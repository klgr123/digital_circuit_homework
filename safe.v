==> flow/design.v <==
module debounce (clk,rst,key,key_pulse);  
	input clk;
	input rst;
	input key;
	output key_pulse; 
	reg key_1st_pre; 
	reg key_1st; 
	wire key_edge; 
	always@(posedge clk or negedge rst)begin
		if(!rst)
		begin
			key_1st_pre <= 1'b1; 
			key_1st <= 1'b1;
		end
		else begin
			key_1st <= key; 
			key_1st_pre <= key_1st; 
		end
	end
	assign key_edge = key_1st_pre & (~key_1st);
	reg [17:0] cnt; 
	always@(posedge clk or negedge rst)
	begin
		if(!rst)
			cnt <= 18'h0;
		else if(key_edge) 
			cnt <= 18'h0;
		else 
			cnt <= cnt + 1'h1;
	end
	reg key_2nd_pre; 
	reg key_2nd;
	always@(posedge clk or negedge rst)begin
		if(!rst)
			key_2nd <= 1'b1;
		else if(cnt==18'h3ffff) 
			key_2nd <= key; 
	end
	always@(posedge clk or negedge rst)begin
		if(!rst)
			key_2nd_pre <= 1'b1;
		else
			key_2nd_pre <= key_2nd;
	end
	assign key_pulse = key_2nd_pre & (~key_2nd);
endmodule
module safe(clk,rst,key,sw_pwd,led,sega,segb);  
	input clk;
	input rst;
	input key; 
	input [3:0] sw_pwd; 
	output [1:0] led; 
	output [8:0] sega; 
	output [8:0] segb;
	parameter password = 4'b1001; 
	reg [1:0] sgn; 
	reg [8:0] seg [3:0]; 
	reg [8:0] seg_data [1:0]; 
	reg [1:0] cnt; 
	reg lock; 
	wire cfm_dbs; 
	initial begin
	seg[0] <= 9'h3f; 
	seg[1] <= 9'h06; 
	seg[2] <= 9'h5b; 
	seg[3] <= 9'h4f; 
	seg_data[0] <= 9'h3f; 
	seg_data[1] <= 9'h3f;
	cnt <= 2'b11; 
	end
	always @ (posedge clk or negedge rst) 
	begin
		if(!rst)
		begin
			sgn <= 2'b11; 
			seg_data[0] <= seg[3]; 
			seg_data[1] <= seg[0]; 
			cnt <= 2'b11; 
			lock <= 1'b1; 
			end
		else if(cfm_dbs && lock) 
		begin
			if(sw_pwd == password)
			begin 
				sgn <= 2'b10; 
				seg_data[0] <= 9'h77; 
				seg_data[1] <= 9'h39;
				lock <= 0; 
				end
			else if(cnt == 2'b11)
			begin 
				sgn <= 2'b01; 
				seg_data[0] <= seg[2]; 
				cnt <= 2'b10; 
				end
			else if(cnt == 2'b10) 
			begin
				sgn <= 2'b01; 
				seg_data[0] <= seg[1]; 
				cnt <= 2'b01; 
				end
			else if(cnt == 2'b01)
			begin
				sgn <= 2'b00; 
				seg_data[0] <= seg[0]; 
				lock <= 0; 
				end
			end
	end
	assign led = sgn; 
	assign sega = seg_data[0]; 
	assign segb = seg_data[1]; 
	debounce key_dbs (
		.clk (clk),
		.rst (rst),
		.key (key),
		.key_pulse (cfm_dbs));
endmodule
**From RTL to reports: safe**

The steps from the RTL of safe to its reports follow in flow order.
Lines are those of the file above, counted from 1.
Cell names lack the library's common part.
The mark n/a stands for no value.

- Design top: safe
- Clock port: clk
- Cell library: sky130hd
- Library corner: tt_025C_1v80

**Word level**

Yosys after proc, flatten, opt, wreduce and memory -nomap, before mapping. Print and check cells are not counted. Equal cells are merged and count once.
Memory sizes are those after Yosys's memory passes, which may raise the word count (mostly to a power of two), join words into wider ones and drop unused or constant bits.

- Register bits: 45
- Latch bits: 0
- RAM bits: 0
- Memory bits (read-only): 24
- Memories kept: 1
- Input bits: 7
- Output and inout port bits: 20
- Word-level cells: 46

Memories:

| name | words | width | line | RTL |
|---|---|---|---|---|
| seg | 4 | 6 | 57 | `reg [8:0] seg [3:0];` |

- Add/sub/neg operators: 1
- Multiply operators: 0
- Divide/modulo/power cells: 0
- $lt $le $gt $ge: 0
- Equal/unequal tests: 7
- Shift operators: 0
- Mux-type cells: 14
- Bitwise logic cells: 5
- Reduce/logical cells: 8

Operators with widths:

| cell | number |
|---|---|
| 2-to-1 mux 9 bit | 3 |
| adder 18 x 1 -> 18 bit (second input constant) | 1 |
| equality test 18 bit (second input constant) | 1 |
| 2-to-1 mux 18 bit | 1 |
| 2-to-1 mux 2 bit | 6 |
| equality test 2 bit (second input constant) | 2 |
| != test 2 bit (second input constant) | 2 |
| AND reduction 2 bit | 2 |
| nonzero test 2 bit | 2 |
| equality test 4 bit (second input constant) | 1 |
| AND reduction 4 bit | 1 |
| nonzero test 4 bit | 1 |
| 2-to-1 mux 1 bit | 4 |
| NOT 1 bit | 3 |
| AND reduction 3 bit | 1 |
| AND 1 bit | 2 |
| equality test 2 x 1 -> 1 bit (second input constant) | 1 |
| logical AND 1 bit | 1 |

**Depth**

Yosys ltp: most cells in a row. Word level: on the elaborated netlist, between registers, memories and ports. Mapped: between sequential cells and ports; inverters and the memories' decode and read muxes count.

- Depth after elaboration: 5
- ABC_AREA: 0
- Depth in mapped cells: 6
- Depth with buffers taken out: 6

**Synthesis result**

The flow's flattened synthesis, as Yosys stat reports it; memories are mapped. The netlist is that of the ABC_AREA named above (0 if unset); the other value can give another one.

- Cell count: 166
- Cell area after synthesis: 1669.1 um^2
- Sequential area: 842.1 um^2
- Flip-flop cells: 33
- Buffers: 18

Cells by type:

| cell | number | total area (um^2) |
|---|---|---|
| dfrtp_1 | 20 | 500.48 |
| dfstp_2 | 13 | 341.578 |
| buf_4 | 12 | 90.086 |
| ha_1 | 5 | 62.56 |
| nor2_1 | 15 | 56.304 |
| xnor2_1 | 6 | 52.55 |
| a21oi_1 | 9 | 45.043 |
| xor2_1 | 5 | 43.792 |
| nand2_1 | 11 | 41.29 |
| nand3_1 | 8 | 40.038 |
| nand4_1 | 5 | 31.28 |
| or3_1 | 5 | 31.28 |
| o21ai_0 | 6 | 30.029 |
| and2_1 | 4 | 25.024 |
| inv_1 | 6 | 22.522 |
| mux2i_1 | 2 | 20.019 |
| clkbuf_1 | 5 | 18.768 |
| nor2b_1 | 3 | 18.768 |

Not listed: further types 21, cells in them 26.
The figures by module come from a second, unflattened synthesis with its own total; it is not the netlist above.

- Cell total of the unflattened synthesis: 160
- Area total of the unflattened synthesis: 1736.7 um^2

Rows give one instance, submodules left out.

Modules:

| module | instances | cells | area (um^2) | sequential area (um^2) |
|---|---|---|---|---|
| debounce | 1 | 97 | 1063.5 | 555.5 |
| safe | 1 | 63 | 673.1 | 286.5 |

**Worst setup path after synthesis**

Source: OpenSTA report_checks on the synthesized netlist (no wires, ideal clock, input and output delay 20% of the period each), path of least setup slack; recovery checks are left aside. Register names are those of the netlist, which keeps one name where synthesis merged equal registers.

- Kind: flip-flop to flip-flop
- Start point: register key_dbs.cnt[2]
- End point: register key_dbs.cnt[17]
- Period: 1560 ps
- Library setup time: 78 ps
- Launch time at the first pin: 0 ps
- Arrival: 1577 ps
- Data required time: 1482 ps
- Path slack: -95 ps
- Path delay: 1655 ps
- Stages on the path: 6
- Path buffers: 1
- Synthesis period reached: 1655 ps

"path delay" = arrival - input delay + setup time.
"stages on the path" counts driving pins, that of a launching flip-flop among them; a cell with two outputs on the path counts twice.
"synthesis period reached" is the clock period less the worst setup slack; recovery checks do not enter. This is arithmetic on one report: input and output delays are still those of the set period (20% each).
The rows between start and end are the longest chain of elaborated cells between them; the timing report does not say that the signal goes this way. Where chains are equally long, one stands for them.
A line is the first line of the expression or statement that the cell stems from. Yosys adds cells for indexed reads and writes and turns some case tables into memories.
A register here has more assigning lines than the two given.

- Path through: dfrtp_1 -> nand4_2 -> or3_1 -> buf_2 -> or4_1 -> a21oi_1
- Length of the longest elaborated chain: 2
- Elaborated cells on any way between the ends: 2
- RTL lines with such cells: 2
- Classes of those cells: 1 x add/sub; 1 x mux

RTL lines, path post-synthesis:

| what | line | RTL |
|---|---|---|
| from (decl) | 21 | `reg [17:0] cnt;` |
| from (assign) | 25 | `cnt <= 18'h0;` |
| from (assign) | 29 | `cnt <= cnt + 1'h1;` |
| adder 18 x 1 -> 18 bit | 29 |  |
| 2-to-1 mux 18 bit | 26 | `else if(key_edge)` |
| to (assign) | 25 |  |
| to (assign) | 29 |  |
| to (decl) | 21 |  |

**Worst path after layout**

From the final timing report of job 2: the path of least setup slack in the routed layout; clock arrival at registers is part of the times.
The path's times are printed in steps of 10 ps; the period is the one set.

- Kind: flip-flop to flip-flop
- Start point: register key_dbs.cnt[2]
- End point: register key_dbs.cnt[17]
- Period: 1020 ps
- Library setup time: 70 ps
- Launch time at the first pin: 280 ps
- Arrival: 1840 ps
- Data required time: 1230 ps
- Path slack: -610 ps
- Stages on the path: 5
- Path buffers: 0

The rows between start and end are the longest chain of elaborated cells between them; the timing report does not say that the signal goes this way. Where chains are equally long, one stands for them.
A register here has more assigning lines than the two given.

- Path through: dfrtp_1 -> nand4_2 -> or3_4 -> or4_4 -> a21oi_2
- Length of the longest elaborated chain: 2
- Elaborated cells on any way between the ends: 2
- RTL lines with such cells: 2
- Classes of those cells: 1 x add/sub; 1 x mux

RTL lines, path post-layout:

| what | line | RTL |
|---|---|---|
| from (decl) | 21 | `reg [17:0] cnt;` |
| from (assign) | 25 | `cnt <= 18'h0;` |
| from (assign) | 29 | `cnt <= cnt + 1'h1;` |
| adder 18 x 1 -> 18 bit | 29 |  |
| 2-to-1 mux 18 bit | 26 | `else if(key_edge)` |
| to (assign) | 25 |  |
| to (assign) | 29 |  |
| to (decl) | 21 |  |

# Flow runs of safe

Design safe on sky130hd. What follows are 2 stored runs of the flow, each under its own settings; their order means nothing. The constraints put input and output delay at 20% of the set period each and load the outputs with 0.01 pF.
"clock period achieved" is the run's clock period less its worst setup slack. It is reckoned from that one timing run; input and output delays stay at 20% of the period that was set.
"critical setup path time" = time allowed to the worst setup path (clock period - input delay - output delay, where it has them) - its slack; a late launch clock adds to it, a late capture clock takes from it.
"overall power" is the tool's figure for a default switching activity; nothing was simulated.
"critical setup path time" is known to 10 ps.
Among the settings, - means not set for that run.
Results: - = not shown.

| item | job 1 | job 2 |
|---|---|---|
| period_ns | 0.998 | 1.02 |
| CORE_UTILIZATION | 58 | 44 |
| SETUP_SLACK_MARGIN | 0.02 | - |
| CORE_ASPECT_RATIO | 0.75 | 0.66 |
| CELL_PAD_IN_SITES_DETAIL_PLACEMENT | 0 | - |
| CAP_MARGIN | 25 | 20 |
| SLEW_MARGIN | 25 | 10 |
| MIN_ROUTING_LAYER | met2 | - |
| MAX_ROUTING_LAYER | met4 | met4 |
| CORE_MARGIN | 2 | 2 |
| PLACE_DENSITY_LB_ADDON | - | 0.06 |
| CELL_PAD_IN_SITES_GLOBAL_PLACEMENT | - | 1 |
| ABC_AREA | - | 0 |
| CTS_CLUSTER_SIZE | - | 14 |
| critical setup path time (ps) | - | 1630 |
| class of the worst setup path | - | flip-flop to flip-flop |
| setup slack of the critical path (ps) | - | -612 |
| full die area (um^2) | - | 4312.5 |
| clock period achieved (ps) | - | 1632 |
| total negative slack on setup checks (ps) | - | -12113 |
| standard-cell area after layout (um^2) | - | 2797.7 |
| overall power (mW) | - | 3.048 |
| utilization (%) | - | 75.7 |
| area of the synthesized netlist (um^2) | - | 1669.1 |

Job 1: not finished: routing ended with error DPL-0038
